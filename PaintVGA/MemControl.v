==> flow/design.v <==
`timescale 1ns / 1ps
module MemControl(
	 input CLK_IN,
    input [7:0] xCoord_w,
    input [7:0] yCoord_w,
    input [9:0] xCoord_a,
    input [9:0] yCoord_a,
    output wire [14:0] pix_address,
    output reg wen
    );
	wire [7:0] x_w;
	wire [7:0] y_w;
	wire [14:0] pix_addr_w;
	wire [7:0] x_a;
	wire [7:0] y_a;
	assign x_a = xCoord_a[9:2];
	assign y_a = yCoord_a[9:2];
	assign pix_address = 160*y_a + x_a;
	assign x_w = xCoord_w;
	assign y_w = yCoord_w;
	assign pix_addr_w = 160*y_w + x_w;
	always @(posedge CLK_IN)
	begin
		if (pix_address== pix_addr_w)
			wen <= 1;
		else
			wen <=0;
	end
endmodule
# Step by step through the tools: MemControl
# What the tools print for MemControl, step after step.
# Lines are those of the file above, counted from 1.
# Cell names lack the library's common part.
# A cell with -- has no value.
# design
top_module,MemControl
clk_port,CLK_IN
lib,sky130hd
corner,tt_025C_1v80

# After elaboration
# Yosys after proc, flatten, opt, wreduce and memory -nomap, before mapping. Enables and synchronous resets that opt folds into registers are not counted as muxes. Memory bits, and registers merged into a memory's read port (data or address), are not among the register bits. Print and check cells are not counted. Equal cells are merged and count once.
# bits
reg_bits,1
latchBits,0
ramBits,0
rom_bits,0
clocked_rd_ports_x_width,0
mem_count,0
input_bits,37
output_inout_bits,16
word_cells,7
# classes
add_sub_neg,2
n_mul,2
div_mod_pow,0
cmp,0
eq_ne,1
shifts,0
mux,1
logic,0
n_reduce_logical,0
# ops
operator,count
multiplier 3 x 8 -> 10 bit (first input constant),2
adder 15 x 8 -> 15 bit,2
== test 15 bit,1
two-way mux 1 bit,1

# Depth
# Depth = most cells in a row (Yosys ltp): at word level without a register or memory, in the mapped netlist without a sequential cell, where the memories' decode and read muxes count.
# depth
word_depth,4
abc_area,0
mapped_depth,11
mapped_depth_nobuf,11

# Synthesis result
# Source: synth_stat.txt of the flow (Yosys; design flattened, memories mapped). It holds for the ABC_AREA given above (unset counts as 0); a run with the other value may have another netlist.
# Totals and module areas in this step are rounded.
# by_type
type,count,area_total_um2
ha_1,30,375.36
xnor2_1,20,175.168
xor2_1,17,148.893
fa_1,4,80.077
nor2_1,12,45.043
buf_4,5,37.536
a21oi_1,7,35.034
a21o_1,4,30.029
nor4b_4,1,23.773
xnor3_1,1,22.522
dfxtp_1,1,20.019
inv_1,5,18.768
nand2_1,5,18.768
and3b_1,2,17.517
xnor2_2,1,16.266
a211oi_1,2,15.014
nand3_1,3,15.014
nor3b_1,2,15.014
# Not listed: further types 14, cells in them 17.
# mapped
cells,139
yosys_area_um2,1250
seq_area_um2,20.0
flip_flops,1

# Timing after synthesis
# Path of least setup slack by OpenSTA after synthesis, without wires, with an ideal clock, recovery checks aside; 20% of the period is set as input and as output delay. Where synthesis merged equal registers, the netlist keeps one of their names.
# synth_timing
path_type,input -> output
from,in yCoord_a[3]
to,out pix_address[13]
tclk_ns,3.67
input_delay_ns,0.734
output_delay_ns,0.734
launch_ns,0.734
arrival_time_ns,2.684
required_time_ns,2.936
setup_slack_ns,0.252
path_delay_ns,1.950
stages,8
path_buffers,0
synth_period_reached_ns,3.418
# "path_delay_ns" = arrival - input delay + setup time.
# A path that ends at an output port has no setup time.
# "stages" counts driving pins, that of a launching flip-flop among them; a cell with two outputs on the path counts twice.
# "synth_period_reached_ns" = period - worst setup slack (recovery checks aside). The figure is calculated, with input and output delays left at 20% of the set period.
# Between the ends stands the longest chain of elaborated cells between them, by number of cells; it is not shown to be the way that was timed. Of several equally long chains one is given.
# A line is the first line of the expression or statement that the cell stems from. Yosys adds cells for indexed reads and writes and turns some case tables into memories.
# synth_via
cell_sequence,ha_1 > ha_1 > fa_1 > a211oi_1 > nor2_1 > xor2_1 > nand3_1 > xnor2_1
elab_chain_cells,2
cells_between,2
lines_between,1
classes_between,add/sub: 1; mul: 1
# synth_lines
item,line_no,source
start: declaration,7,"input [9:0] yCoord_a,"
multiplier 3 x 8 -> 10 bit,18,assign pix_address = 160*y_a + x_a;
adder 15 x 8 -> 15 bit,18,
end: declaration,8,"output wire [14:0] pix_address,"

# Worst path after layout
# From the final timing report of stored run 1: the path of least setup slack in the routed layout; clock arrival at registers is part of the times.
# layout_timing
path_type,input -> output
from,in yCoord_a[3]
to,out pix_address[12]
tclk_ns,4.48
input_delay_ns,0.90
output_delay_ns,0.90
launch_ns,0.90
arrival_time_ns,3.48
required_time_ns,3.58
setup_slack_ns,0.11
stages,10
path_buffers,3
# Between the ends stands the longest chain of elaborated cells between them, by number of cells; it is not shown to be the way that was timed. Of several equally long chains one is given.
# layout_via
cell_sequence,clkdlybuf4s50_1 > ha_1 > ha_1 > fa_2 > a211oi_2 > nor2_1 > xor2_2 > buf_4 > xnor2_2 > clkdlybuf4s15_1
elab_chain_cells,2
cells_between,2
lines_between,1
classes_between,add/sub: 1; mul: 1
# layout_lines
item,line_no,source
start: declaration,7,"input [9:0] yCoord_a,"
multiplier 3 x 8 -> 10 bit,18,assign pix_address = 160*y_a + x_a;
adder 15 x 8 -> 15 bit,18,
end: declaration,8,"output wire [14:0] pix_address,"

FLOW RESULTS
============

Top module MemControl; platform sky130hd; tools Yosys and OpenROAD; 2 stored runs in no particular order. Input and output delays are each 20% of the period that was set; the output load is 0.01 pF.
By "period_less_ws_ns" is meant the clock period of the run minus its worst setup slack. This is arithmetic on one report: input and output delays are still those of the set period (20% each).
"worstPathTime_ns": the worst setup path's part of the clock period (all of it between registers, 20% less for each end at a port) less its slack. A launch clock that arrives late makes it longer, a capture clock that arrives late makes it shorter.
"power_total_uw" is the tool's figure for a default switching activity; nothing was simulated.
Results are given in rounded form.

Stored run 1, flow files:
==> flow/run.sh <==
#!/bin/bash
# the make line also repeats the synthesis and layout settings of config.mk as NAME=value (left out here)
make -C /OpenROAD-flow-scripts/flow DESIGN_CONFIG=/design/flow/config.mk WORK_HOME=/design/flow/orfs CLKGATE_MAP_FILE= finish
==> flow/config.mk <==
export PLATFORM = sky130hd
export DESIGN_NAME = MemControl
export DESIGN_NICKNAME = MemControl
export VERILOG_FILES = /design/flow/design.v
export SDC_FILE = /design/flow/constraint.sdc
export NUM_CORES = 4
export LEC_CHECK = 0
export ABC_AREA = 0
export CAP_MARGIN = 20
export CELL_PAD_IN_SITES_GLOBAL_PLACEMENT = 0
export CORE_ASPECT_RATIO = 0.82
export CORE_MARGIN = 2
export CORE_UTILIZATION = 22
export CTS_CLUSTER_SIZE = 44
export GPL_TIMING_DRIVEN = 0
export SLEW_MARGIN = 0
export TNS_END_PERCENT = 45
==> flow/constraint.sdc <==
create_clock -name core_clock -period 4.48 [get_ports {CLK_IN}]
set_input_delay 0.8960 -clock core_clock [delete_from_list [all_inputs] [get_ports {CLK_IN}]]
set_output_delay 0.8960 -clock core_clock [all_outputs]
set_load 0.01 [all_outputs]

==> results of stored run 1, as CSV <==
result,value
synthArea_um2,1250
die_area_um2,6290
cell_area_final_um2,1860
layout_utilization_pct,34.4
setup_worst_slack_ns,0.109
total_negative_slack_ns,0.000
fin_hold_ws_ns,1.64
power_total_uw,358
period_less_ws_ns,4.371
worstPathTime_ns,2.58
worst_setup_path_type,"input -> output"

Stored run 2, flow files:
==> flow/run.sh <==
#!/bin/bash
# the make line also repeats the synthesis and layout settings of config.mk as NAME=value (left out here)
make -C /OpenROAD-flow-scripts/flow DESIGN_CONFIG=/design/flow/config.mk WORK_HOME=/design/flow/orfs CLKGATE_MAP_FILE= finish
==> flow/config.mk <==
export PLATFORM = sky130hd
export DESIGN_NAME = MemControl
export DESIGN_NICKNAME = MemControl
export VERILOG_FILES = /design/flow/design.v
export SDC_FILE = /design/flow/constraint.sdc
export NUM_CORES = 4
export LEC_CHECK = 0
export CAP_MARGIN = 20
export CELL_PAD_IN_SITES_DETAIL_PLACEMENT = 1
export CORE_MARGIN = 2
export CORE_UTILIZATION = 56
export CTS_CLUSTER_DIAMETER = 370
export CTS_CLUSTER_SIZE = 29
export GPL_TIMING_DRIVEN = 1
export PLACE_DENSITY_LB_ADDON = 0.12
export SETUP_SLACK_MARGIN = 0.48
export SLEW_MARGIN = 20
==> flow/constraint.sdc <==
create_clock -name core_clock -period 1.94 [get_ports {CLK_IN}]
set_input_delay 0.3880 -clock core_clock [delete_from_list [all_inputs] [get_ports {CLK_IN}]]
set_output_delay 0.3880 -clock core_clock [all_outputs]
set_load 0.01 [all_outputs]

Stored run 2: no final report: placement broke off with DPL-0038
