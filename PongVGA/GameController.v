==> flow/design.v <==
`timescale 1ns / 1ps
module GameController(
    input GAME_CLK,
    input [1:0] BUTTONS,
	 output [4:0] ballX_out,
	 output [3:0] ballY_out,
	 output [3:0] playerPos_out,
	 output [3:0] comPos_out
    );
	parameter H = 15;
	parameter W = 20;
	parameter playerSize = 4;
	reg [4:0] ballX = 10;
	reg [3:0] ballY = 7;
	assign ballX_out = ballX;
	assign ballY_out = ballY;
	reg [2:0] ballVX = 3'b010;
	reg [2:0] ballVY = 3'b010;
	reg [3:0] playerPos     = 7;
	reg [3:0] comPos        = 7;
	assign playerPos_out = playerPos;
	assign comPos_out = comPos;
	reg [4:0] ballNextX = 0;
	reg [3:0] ballNextY = 0;
	wire playerAction;
	wire comAction;
	assign playerAction = !BUTTONS[0];
	assign comAction    = !BUTTONS[1];
	always @( posedge GAME_CLK )
	begin
		begin
			if( !playerAction && playerPos > 0 )
				playerPos = playerPos - 1;
			else if( playerAction && playerPos + playerSize < H - 1 )
				playerPos = playerPos + 1;
		end
		begin
			if( !comAction && comPos > 0 )
				comPos = comPos - 1;
			else if( comAction && comPos + playerSize < H - 1 )
				comPos = comPos + 1;
		end
		if( ballX == 0 || ballX == W - 1 )
		begin
			ballNextX = 10;
			ballNextY = 7;
		end
		else if( ballY == 0 || ballY == H - 1)
		begin
			ballVY[2] = ~ballVY[2];
			ballNextX     = ( ballVX[2] == 0 ) ? ballX - 1 : ballX + 1;
			ballNextY     = ( ballVY[2] == 0 ) ? ballY - 1 : ballY + 1;
		end
		else
		begin
			ballNextX     = ( ballVX[2] == 0 ) ? ballX - 1 : ballX + 1;
			ballNextY     = ( ballVY[2] == 0 ) ? ballY - 1 : ballY + 1;
		end
		if( ballNextX == 0 && ballVX[2] == 0 )
		begin
			if( playerPos > ballNextY || playerPos + playerSize < ballNextY )
			begin
				ballX = ballNextX;
				ballY = ballNextY;
			end
			else
			begin
				ballVX[2] = 1;
				ballX = ballX + 1;
				ballY = ( ballVY[2] == 0 ) ? ballY - 1 : ballY + 1;
			end
		end
		else if( ballNextX == W - 1 && ballVX[2] == 1 )
		begin
			if( comPos > ballNextY || comPos + playerSize < ballNextY )
			begin
				ballX = ballNextX;
				ballY = ballNextY;
			end
			else
			begin
				ballVX[2] = 0;
				ballX = ballX - 1;
				ballY = ( ballVY[2] == 0 ) ? ballY - 1 : ballY + 1;
			end
		end
		else
		begin
			ballX = ballNextX;
			ballY = ballNextY;
		end
	end
endmodule
[From RTL to reports: GameController]
Tool output for the design above, in the order of the flow.
Lines are those of the file above, counted from 1.
Operators carry their Yosys type and port widths (W data, S select, Z words).
Library cell names are shortened.
The mark -- stands for no value.
Design
  design top: GameController
  clock: GAME_CLK
  standard-cell library: sky130hd
  library corner: tt_025C_1v80

[Word level]
Source: Yosys, flattened and elaborated, memories not mapped. Widths are those after wreduce. Registers that Yosys merges into a memory's read port (data or address) are not register bits. Print and check cells do not count. Equal cells are merged and count once.
Operators by class
  add/sub/neg operators: 12
  magnitude comparators: 8
  eq/ne operators: 5
  muxes and demuxes: 25
  bitwise logic cells: 2
  reductions and logical operators: 17
Operator list (count)
  $mux W4: 13
  $mux W5: 6
  $add A4 B3 Y5 const B: 4
  $add A4 B1 Y4 const B: 3
  $sub A4 B1 Y4 const B: 3
  $lt A5 B4 Y1: 2
  $lt A5 B4 Y1 const B: 2
  $eq A5 B5 Y1 const B: 2
  $logic_not A5 Y1: 2
  $gt A4 B1 Y1 const B: 2
  $gt A4 B4 Y1: 2
  $logic_and A1 B1 Y1: 6
  $mux W1: 6
  $add A5 B1 Y5 const B: 1
  $sub A5 B1 Y5 const B: 1
  $logic_or A1 B1 Y1: 4
  $ne A2 B2 Y1 const B: 2
  $eq A4 B4 Y1 const B: 1
  $logic_not A4 Y1: 1
  $reduce_and A3 Y1: 1
  $not A1 Y1: 2
  $logic_not A1 Y1: 2
  $reduce_bool A2 Y1: 1
Word-level totals
  register bits after elaboration: 19
  input bits: 3

[Logic depth]
Longest topological path by Yosys (ltp), each cell counted once; first at word level (registers and memories cut), then after technology mapping (sequential cells cut; the memories' decode and read muxes count).
Depth
  depth in word-level cells: 11
  ABC_AREA: 0
  depth in mapped cells: 15
  depth with buffers taken out: 15

[Mapped cells and area]
The flow's flattened synthesis, as Yosys stat reports it; memories are mapped. The netlist is that of the ABC_AREA named above (0 if unset); the other value can give another one.
Mapped netlist
  mapped cells: 202
  mapped area: 1704.1 um^2
  sequential part of the area: 390.4 um^2
  flip-flops: 19
Cells by type
  dfxtp_1: count 18, area in all 360.346 um^2
  ha_1: count 28, area in all 350.336 um^2
  inv_1: count 24, area in all 90.086 um^2
  xnor2_1: count 10, area in all 87.584 um^2
  nor2b_1: count 12, area in all 75.072 um^2
  nand2_1: count 15, area in all 56.304 um^2
  nor2_1: count 14, area in all 52.55 um^2
  mux2i_1: count 5, area in all 50.048 um^2
  fa_1: count 2, area in all 40.038 um^2
  nor3_1: count 7, area in all 35.034 um^2
  and2_1: count 5, area in all 31.28 um^2
  a21oi_1: count 6, area in all 30.029 um^2
  edfxtp_1: count 1, area in all 30.029 um^2
  xor2_1: count 3, area in all 26.275 um^2
  o21ai_0: count 5, area in all 25.024 um^2
  a21boi_0: count 3, area in all 22.522 um^2
  nor3b_1: count 3, area in all 22.522 um^2
  nor4_4: count 1, area in all 21.27 um^2
Not listed: further types 29, cells in them 40.

[Path before layout]
Path of least setup slack by OpenSTA after synthesis, without wires, with an ideal clock, recovery checks aside; 20% of the period is set as input and as output delay. Where synthesis merged equal registers, the netlist keeps one of their names.
Timing post-synthesis
  path kind: register to register
  start point: reg ballY[0]
  end point: reg ballVX[2]
  period: 3.7 ns
  setup time: 0.293 ns
  launch time at the first pin: 0.000 ns
  arrival time: 3.002 ns
  required time: 3.407 ns
  setup slack: 0.405 ns
  delay of the path: 3.295 ns
  stages: 15
  path buffers: 0
  synthesis period reached: 3.295 ns
"delay of the path" = arrival - input delay + setup time.
"stages": output pins that drive a net of the path, with the launching flip-flop's if there is one; two outputs of one cell count as two.
"synthesis period reached" is the clock period less the worst setup slack; recovery checks do not enter. This is arithmetic on one report: input and output delays are still those of the set period (20% each).
The rows between start and end are the longest chain of elaborated cells between them; the timing report does not say that the signal goes this way. Where chains are equally long, one stands for them.
Each line given opens the expression or statement behind the cell; cells for indexed reads and writes are added by Yosys, which also makes memories of some case tables.
A register here has more assigning lines than the two given.
The path ends at the enable pin of a flip-flop; only ways to that pin are counted.
Between the ends, post-synthesis
  path through: dfxtp_1 -> inv_1 -> ha_1 -> nor3b_1 -> a31oi_1 -> xnor2_1 -> mux2i_1 -> xnor2_1 -> and2_1 -> fa_1 -> nor2_1 -> o21ai_0 -> a22oi_1 -> and3_1 -> nand2b_1
  length of the longest elaborated chain: 8
RTL lines, path post-synthesis
  from (decl): RTL line 14  | reg [3:0] ballY = 7;
  from (assign): RTL line 64  | ballY = ballNextY;
  from (assign): RTL line 70  | ballY = ( ballVY[2] == 0 ) ? ballY - 1 : ballY + 1;
  $sub A4 B1 Y4: RTL line 57  | ballNextY = ( ballVY[2] == 0 ) ? ballY - 1 : ballY + 1;
  $mux W4: RTL line 57
  $mux W4: RTL line 48  | else if( ballY == 0 || ballY == H - 1)
  $mux W4: RTL line 43  | if( ballX == 0 || ballX == W - 1 )
  $gt A4 B4 Y1: RTL line 61  | if( playerPos > ballNextY || playerPos + playerSize < ballNextY )
  $logic_or A1 B1 Y1: RTL line 61
  $ne A2 B2 Y1
  $reduce_and A3 Y1
  to (assign): RTL line 68  | ballVX[2] = 1;
  to (assign): RTL line 82  | ballVX[2] = 0;
  to (decl): RTL line 17  | reg [2:0] ballVX = 3'b010;

[Timing after layout]
From the final timing report of run A: the path of least setup slack in the routed layout; clock arrival at registers is part of the times.
Timing post-layout
  path kind: input to register
  start point: in BUTTONS[0]
  end point: reg ballX[3]
  period: 4.96 ns
  external input delay: 0.99 ns
  setup time: 0.12 ns
  launch time at the first pin: 0.99 ns
  arrival time: 3.97 ns
  required time: 5.10 ns
  setup slack: 1.13 ns
  stages: 13
  path buffers: 1
The rows between start and end are the longest chain of elaborated cells between them; the timing report does not say that the signal goes this way. Where chains are equally long, one stands for them.
A register here has more assigning lines than the two given.
Between the ends, post-layout
  path through: clkdlybuf4s50_1 -> a21boi_0 -> and4_1 -> a41oi_1 -> xnor2_1 -> inv_1 -> fa_1 -> nor2_1 -> a21boi_0 -> o2bb2ai_1 -> nor4_4 -> nor3b_1 -> o31ai_2
  length of the longest elaborated chain: 9
RTL lines, path post-layout
  from (decl): RTL line 4  | input [1:0] BUTTONS,
  $logic_not A1 Y1: RTL line 27  | assign playerAction = !BUTTONS[0];
  $logic_and A1 B1 Y1: RTL line 34  | else if( playerAction && playerPos + playerSize < H - 1 )
  $mux W4: RTL line 34
  $mux W4: RTL line 32  | if( !playerAction && playerPos > 0 )
  $add A4 B3 Y5: RTL line 61  | if( playerPos > ballNextY || playerPos + playerSize < ballNextY )
  $lt A5 B4 Y1: RTL line 61
  $logic_or A1 B1 Y1: RTL line 61
  $mux W5: RTL line 61
  $mux W5: RTL line 59  | if( ballNextX == 0 && ballVX[2] == 0 )
  to (assign): RTL line 63  | ballX = ballNextX;
  to (assign): RTL line 69  | ballX = ballX + 1;
  to (decl): RTL line 13  | reg [4:0] ballX = 10;

--- measured runs ---
Below are 2 stored runs of the flow (Yosys, OpenROAD; platform sky130hd) on GameController, each with its settings and what was measured, unordered. Constraints: input delay and output delay 20% of the set period each, output load 0.01 pF.
By "worst setup path time (ns)" is meant the share of the clock period that the worst setup path is allowed (20% is reserved at inputs, 20% at outputs), minus its slack. Clock arrival times at its registers enter into it.

settings of run A
{
  "period_ns": 4.96,
  "CAP_MARGIN": 20,
  "CORE_MARGIN": 2,
  "CORE_UTILIZATION": 40,
  "SLEW_MARGIN": 20
}
report of run A
yosys chip area after synthesis (um^2): 1704.1
finish__design__die__area: 4798.3
finish__design__instance__area__stdcell: 1976.9
finish__design__instance__utilization: 0.4872
finish__timing__setup__ws: 1.130
worst setup path time (ns): 2.84
worst setup path kind: input to register

settings of run B
{
  "period_ns": 3.23,
  "CORE_UTILIZATION": 51,
  "PLACE_DENSITY_LB_ADDON": 0.2,
  "CELL_PAD_IN_SITES_GLOBAL_PLACEMENT": 1,
  "ABC_AREA": 0,
  "GPL_TIMING_DRIVEN": 0,
  "GPL_ROUTABILITY_DRIVEN": 0,
  "CTS_CLUSTER_DIAMETER": 294,
  "MIN_ROUTING_LAYER": "met2",
  "MAX_ROUTING_LAYER": "met5",
  "CAP_MARGIN": 20,
  "CORE_MARGIN": 2,
  "SLEW_MARGIN": 20
}
report of run B
yosys chip area after synthesis (um^2): 1704.1
finish__design__die__area: 3819.9
finish__design__instance__area__stdcell: 2167.1
finish__design__instance__utilization: 0.6928
finish__timing__setup__ws: 0.001
worst setup path time (ns): 2.58
worst setup path kind: input to register
--- end ---
